==> flow/design.v <==
module M_H_CORDIC_exp_8_shift(
    input clk,
    input rst,
    input init,
    input signed [8 : 0] value_in,     
    output reg signed [9 : 0] value_out,  
    output reg done
    );
    reg [3 : 0] cnt_iterations;    
    reg [9 : 0] mul_result;
    reg [18: 0] mul_tmp;
    reg  [9 : 0] value_reg;
    reg signed [8 : 0] z;
    wire signed [8 : 0] z_abs;
    reg [8 : 0] poweroftwo;
    function [18:0] sshift;
    input signed [9:0] D;
    input [3:0] i;
      begin 
        sshift = ({{8{D[9]}},D,{8{1'b0}}} >> i) | (D[9] << 18);
      end
    endfunction
    always@(posedge clk) 
        begin
            if(rst) 
                begin
                    cnt_iterations <= 0;
                    value_reg <= 9'b010000000;
                    value_out <= 0;
                    z <= 0;
                    poweroftwo <= 8'b01000000; 
                    done<=0;
                end
            else if(init) 
                begin
                    z <= value_in;
                    value_reg <= 9'b010000000;   
                    cnt_iterations <= 0;
                    poweroftwo <= 8'b01000000;   
                end
            else
                begin
                    if(cnt_iterations == 4'd8) 
                        begin
                            cnt_iterations <= 0;
                            done <= 1;
                            value_out <= mul_result;
                        end
                    else 
                        begin              
                            if(poweroftwo < z_abs)
                                begin
                                    cnt_iterations <= cnt_iterations + 1;
                                    if (value_in[8])
                                        begin
                                            z <= z + poweroftwo;
                                        end
                                    else
                                        begin
                                            z <= z - poweroftwo;
                                        end
                                    value_reg <= mul_result;
                                    poweroftwo <= poweroftwo >> 1;
                                    done <= 0;
                                end
                            else
                                begin
                                    poweroftwo <= poweroftwo >> 1;
                                    cnt_iterations <= cnt_iterations + 1;
                                    done <= 0;
                                end
                        end
                end
        end
    always @ (posedge clk)
        begin
            if (value_in[8])
                begin
                    case (cnt_iterations)
                        4'd00: mul_tmp <= sshift(value_reg,1)+sshift(value_reg,4)+sshift(value_reg,5)+sshift(value_reg,7); 
                        4'd01: mul_tmp <= sshift(value_reg,1)+sshift(value_reg,2)+sshift(value_reg,6)+sshift(value_reg,7); 
                        4'd02: mul_tmp <= sshift(value_reg,1)+sshift(value_reg,2)+sshift(value_reg,3); 
                        4'd03: mul_tmp <= sshift(value_reg,1)+sshift(value_reg,2)+sshift(value_reg,3)+sshift(value_reg,4);     
                        4'd04: mul_tmp <= sshift(value_reg,1)+sshift(value_reg,2)+sshift(value_reg,3)+sshift(value_reg,4)+sshift(value_reg,5);     
                        4'd05: mul_tmp <= sshift(value_reg,1)+sshift(value_reg,2)+sshift(value_reg,3)+sshift(value_reg,4)+sshift(value_reg,5)+sshift(value_reg,6);     
                        4'd06: mul_tmp <= sshift(value_reg,1)+sshift(value_reg,2)+sshift(value_reg,3)+sshift(value_reg,4)+sshift(value_reg,5)+sshift(value_reg,6)+sshift(value_reg,7);     
                        4'd07: mul_tmp <= sshift(value_reg,1)+sshift(value_reg,2)+sshift(value_reg,3)+sshift(value_reg,4)+sshift(value_reg,5)+sshift(value_reg,6)+sshift(value_reg,7); 
                        default: 
                            begin
                                mul_tmp <= sshift(value_reg,0);
                            end
                    endcase
                end
            else
                begin
                    case (cnt_iterations)
                        4'd00: mul_tmp <= sshift(value_reg,0)+sshift(value_reg,1)+sshift(value_reg,3)+sshift(value_reg,6)+sshift(value_reg,7);     
                        4'd01: mul_tmp <= sshift(value_reg,0)+sshift(value_reg,2)+sshift(value_reg,5);   
                        4'd02: mul_tmp <= sshift(value_reg,0)+sshift(value_reg,3)+sshift(value_reg,7);    
                        4'd03: mul_tmp <= sshift(value_reg,0)+sshift(value_reg,4);    
                        4'd04: mul_tmp <= sshift(value_reg,0)+sshift(value_reg,5);    
                        4'd05: mul_tmp <= sshift(value_reg,0)+sshift(value_reg,6);    
                        4'd06: mul_tmp <= sshift(value_reg,0)+sshift(value_reg,7);    
                        4'd07: mul_tmp <= sshift(value_reg,0); 
                        default:
                        begin
                            mul_tmp <= sshift(value_reg,0);
                        end
                    endcase
                end
            mul_result <= mul_tmp[18:8];
        end
    assign z_abs = z[8]? ~z+1'b1:z;
endmodule
# Reports on M_H_CORDIC_exp_8_shift

What the tools print for M_H_CORDIC_exp_8_shift, step after step.
Lines are those of the file above, counted from 1.
Cell names lack the library's common part.
The mark n/a stands for no value.

Design top: M_H_CORDIC_exp_8_shift
Clock port: clk
Library: sky130hd
Corner: tt_025C_1v80

# Elaborated design

Yosys after proc, flatten, opt, wreduce and memory -nomap, before mapping. Memory bits, and registers merged into a memory's read port (data or address), are not among the register bits. Print and check cells are not counted. Equal cells are merged and count once.

Register bits after elaboration: 69
Input port bits: 12
Output and inout bits: 11
Elaborated cells: 73

Add/sub/neg operators: 27
$lt $le $gt $ge: 1
Eq/ne operators: 9
Mux-type cells: 9
Bitwise logic cells: 11
Reduce/logical cells: 8

Operator list:

| kind                                                           | number |
| 18-bit adder                                                   | 23 |
| 18-bit case mux with 7-bit select                              | 2 |
| 18-bit by 1-bit bitwise OR with 18-bit output with constant B  | 8 |
| 9-bit two-way mux                                              | 5 |
| 18-bit two-way mux                                             | 1 |
| 4-bit by 3-bit equality test with 1-bit output with constant B | 4 |
| 7-bit by 9-bit < comparator with 1-bit output                  | 1 |
| 9-bit by 1-bit adder with 9-bit output with constant B         | 1 |
| 9-bit by 7-bit adder with 9-bit output                         | 1 |
| 9-bit by 7-bit subtractor with 9-bit output                    | 1 |
| 9-bit inverter                                                 | 1 |
| 4-bit by 2-bit equality test with 1-bit output with constant B | 2 |
| 2-bit AND reduction                                            | 3 |
| 2-bit OR reduction                                             | 2 |
| 4-bit by 1-bit adder with 4-bit output with constant B         | 1 |
| 4-bit by 1-bit equality test with 1-bit output with constant B | 1 |
| 4-bit equality test with constant B                            | 1 |
| 4-bit zero test                                                | 1 |
| 3-bit OR reduction                                             | 1 |
| 1-bit inverter                                                 | 2 |
| 2-bit inequality test with constant B                          | 1 |
| 2-bit nonzero test                                             | 1 |
| 1-bit two-way mux                                              | 1 |

# Longest topological paths

Yosys ltp: most cells in a row. Word level: on the elaborated netlist, between registers, memories and ports. Mapped: between sequential cells and ports; inverters and the memories' decode and read muxes count.

Depth in word-level cells: 9
ABC_AREA: 0
Gate-level depth with buffers: 33
Gate-level depth less buffers: 33

# Synthesis result

The flow's flattened synthesis, as Yosys stat reports it; memories are mapped. The netlist is that of the ABC_AREA named above (0 if unset); the other value can give another one.
Totals and module areas in this step are rounded.

Cell types:

| cell     | number | total area (um^2) |
| ha_1     | 165    | 2064.48 |
| dfxtp_1  | 61     | 1.22E+03 |
| fa_1     | 55     | 1.1E+03 |
| a21oi_1  | 118    | 590.566 |
| xnor2_1  | 67     | 586.813 |
| xor2_1   | 51     | 446.678 |
| nand2_1  | 108    | 405.389 |
| nor2_1   | 83     | 311.549 |
| o21ai_0  | 61     | 305.293 |
| inv_1    | 67     | 251.491 |
| a21o_1   | 25     | 187.68 |
| a221oi_1 | 15     | 131.376 |
| nor3_1   | 25     | 125.12 |
| o21a_1   | 16     | 120.115 |
| nand2b_1 | 17     | 106.352 |
| a211oi_1 | 14     | 105.101 |
| clkbuf_1 | 28     | 105.101 |
| a31oi_1  | 15     | 93.84 |

Other cell types: 45; their cells: 174.

Mapped cells: 1165
Cell area after synthesis: 9600 um^2
Area of sequential cells: 1200 um^2
Mapped flip-flops: 61
Buffers: 28

# Timing after synthesis

OpenSTA on the mapped netlist: ideal clock, no wires. The path of least setup slack (recovery checks aside). Input and output delay are each 20% of the period. Register names are those of the netlist, which keeps one name where synthesis merged equal registers.

Path kind: reg2reg
Start: register value_reg[1]
End: register mul_tmp[17]
Period: 6.07 ns
Library setup time: 0.132 ns
Time at the first pin: 0.000 ns
Data arrival time: 6.365 ns
Data required time: 5.938 ns
Path slack: -0.427 ns
Path delay: 6.497 ns
Driving pins on the path: 29
Path buffers: 0
Period reached after synthesis: 6.497 ns

"path delay" = arrival - input delay + setup time.
"driving pins on the path": output pins that drive a net of the path, with the launching flip-flop's if there is one; two outputs of one cell count as two.
"period reached after synthesis" = period - worst setup slack (recovery checks aside). The figure is calculated, with input and output delays left at 20% of the set period.
Between the ends stands the longest chain of elaborated cells between them, by number of cells; it is not shown to be the way that was timed. Of several equally long chains one is given.
Each line given opens the expression or statement behind the cell; cells for indexed reads and writes are added by Yosys, which also makes memories of some case tables.
At most two assigning lines are given for a register; there are more.

Path through: dfxtp_1 ha_1 fa_1 ha_1 nor2b_1 o21a_1 nor2_1 xnor2_1 ha_1 xnor2_1 ha_1 o21ai_0 nor2_1 a211oi_2 xnor2_1 ha_1 nand2_1 nand2_1 a41oi_1 nor2b_1 xnor2_1 ha_1 a21o_1 a31o_2 a21o_1 a21o_1 o31ai_1 xnor2_1 o221ai_2
Length of the longest elaborated chain: 9
Elaborated cells between the ends (all ways): 34
Those cells by class: add/sub (23); mux (3); logic (8)

Ends and longest elaborated chain, after synthesis:

| what                                          | line | source |
| start: declaration                            | 12   | `reg  [9 : 0] value_reg;` |
| start: assignment                             | 28   | `value_reg <= 9'b010000000;` |
| start: assignment                             | 62   | `value_reg <= mul_result;` |
| 18-bit by 1-bit bitwise OR with 18-bit output | 20   | `sshift = ({{8{D[9]}},D,{8{1'b0}}} >> i) \| (D[9] << 18);` |
| 18-bit adder x6                               | 87   | `4'd07: mul_tmp <= sshift(value_reg,1)+sshift(value_reg,2)+sshift(value_reg,3)+sshift(value_reg,4)+sshift(value ...` |
| 18-bit case mux with 7-bit select             | 79   | `case (cnt_iterations)` |
| 18-bit two-way mux                            | 77   | `if (value_in[8])` |
| end: assignment                               | 80   | `4'd00: mul_tmp <= sshift(value_reg,1)+sshift(value_reg,4)+sshift(value_reg,5)+sshift(value_reg,7);` |
| end: assignment                               | 81   | `4'd01: mul_tmp <= sshift(value_reg,1)+sshift(value_reg,2)+sshift(value_reg,6)+sshift(value_reg,7);` |

# Path in the finished layout

Path of least setup slack in the final report of record 2 (OpenROAD, finished layout, wires in). Where an end is a register, its clock arrival counts in the times.

Path kind: reg2reg
Start: register value_reg[1]
End: register mul_tmp[17]
Period: 6.76 ns
Library setup time: 0.12 ns
Time at the first pin: 0.33 ns
Data arrival time: 6.67 ns
Data required time: 6.98 ns
Path slack: 0.30 ns
Driving pins on the path: 32
Path buffers: 0

Between the ends stands the longest chain of elaborated cells between them, by number of cells; it is not shown to be the way that was timed. Of several equally long chains one is given.
At most two assigning lines are given for a register; there are more.

Path through: dfxtp_4 ha_4 fa_1 nand3_1 nand2_1 and2_1 nor2_2 ha_1 o21a_1 a21o_1 a21oi_1 xnor2_1 ha_1 a211oi_2 a21oi_1 a41oi_4 xnor2_2 ha_4 nor2b_1 nor2_1 o211ai_2 xor2_1 ha_1 nand2_1 o21ai_0 xor2_1 ha_1 o21ai_0 nand2b_1 o31ai_1 xnor2_1 o221ai_2
Length of the longest elaborated chain: 9
Elaborated cells between the ends (all ways): 34
Those cells by class: add/sub (23); mux (3); logic (8)

Ends and longest elaborated chain, post-layout:

| what                                          | line | source |
| start: declaration                            | 12   | `reg  [9 : 0] value_reg;` |
| start: assignment                             | 28   | `value_reg <= 9'b010000000;` |
| start: assignment                             | 62   | `value_reg <= mul_result;` |
| 18-bit by 1-bit bitwise OR with 18-bit output | 20   | `sshift = ({{8{D[9]}},D,{8{1'b0}}} >> i) \| (D[9] << 18);` |
| 18-bit adder x6                               | 87   | `4'd07: mul_tmp <= sshift(value_reg,1)+sshift(value_reg,2)+sshift(value_reg,3)+sshift(value_reg,4)+sshift(value ...` |
| 18-bit case mux with 7-bit select             | 79   | `case (cnt_iterations)` |
| 18-bit two-way mux                            | 77   | `if (value_in[8])` |
| end: assignment                               | 80   | `4'd00: mul_tmp <= sshift(value_reg,1)+sshift(value_reg,4)+sshift(value_reg,5)+sshift(value_reg,7);` |
| end: assignment                               | 81   | `4'd01: mul_tmp <= sshift(value_reg,1)+sshift(value_reg,2)+sshift(value_reg,6)+sshift(value_reg,7);` |

Add stored flow runs of M_H_CORDIC_exp_8_shift

Design M_H_CORDIC_exp_8_shift on sky130hd. What follows are 2 stored runs of the flow, each under its own settings; their order means nothing. The constraints put input and output delay at 20% of the set period each and load the outputs with 0.01 pF.
"period achieved" is the run's clock period less its worst setup slack. It is reckoned from that one timing run; input and output delays stay at 20% of the period that was set.
"time on the worst setup path" = time allowed to the worst setup path (clock period - input delay - output delay, where it has them) - its slack; a late launch clock adds to it, a late capture clock takes from it.
By "total design power" is meant OpenSTA's value without simulated activity: inputs other than the clock are taken to toggle once in ten clock periods, and the tool carries that through the logic.
Values from the reports are rounded here.
A setting shown as -- is not set for that run.
Results: -- = not shown.

| name                                   | record 1 | record 2 |
| period_ns                              | 6.05     | 6.76     |
| CORE_UTILIZATION                       | 70       | 68       |
| PLACE_DENSITY                          | 0.8      | --       |
| CORE_ASPECT_RATIO                      | 0.51     | --       |
| CELL_PAD_IN_SITES_DETAIL_PLACEMENT     | 2        | --       |
| TNS_END_PERCENT                        | 15       | --       |
| CTS_CLUSTER_SIZE                       | 33       | --       |
| MAX_ROUTING_LAYER                      | met5     | --       |
| CAP_MARGIN                             | 20       | 20       |
| CORE_MARGIN                            | 2        | 2        |
| SLEW_MARGIN                            | 20       | 20       |
| period achieved (ns)                   | --       | 6.457    |
| post-synthesis cell area (um^2)        | --       | 9600     |
| post-route setup TNS (ns)              | --       | 0.000    |
| utilization in the final report        | --       | 0.77     |
| setup slack of the critical path (ns)  | --       | 0.30     |
| standard-cell area after layout (um^2) | --       | 11000    |
| time on the worst setup path (ns)      | --       | 6.46     |
| critical path kind                     | --       | reg2reg  |
| total design power (µW)                | --       | 3600     |
| die footprint (um^2)                   | --       | 15000    |
| smallest hold slack (ns)               | --       | 0.33     |

Record 1: stopped before the end: placement reported DPL-0033
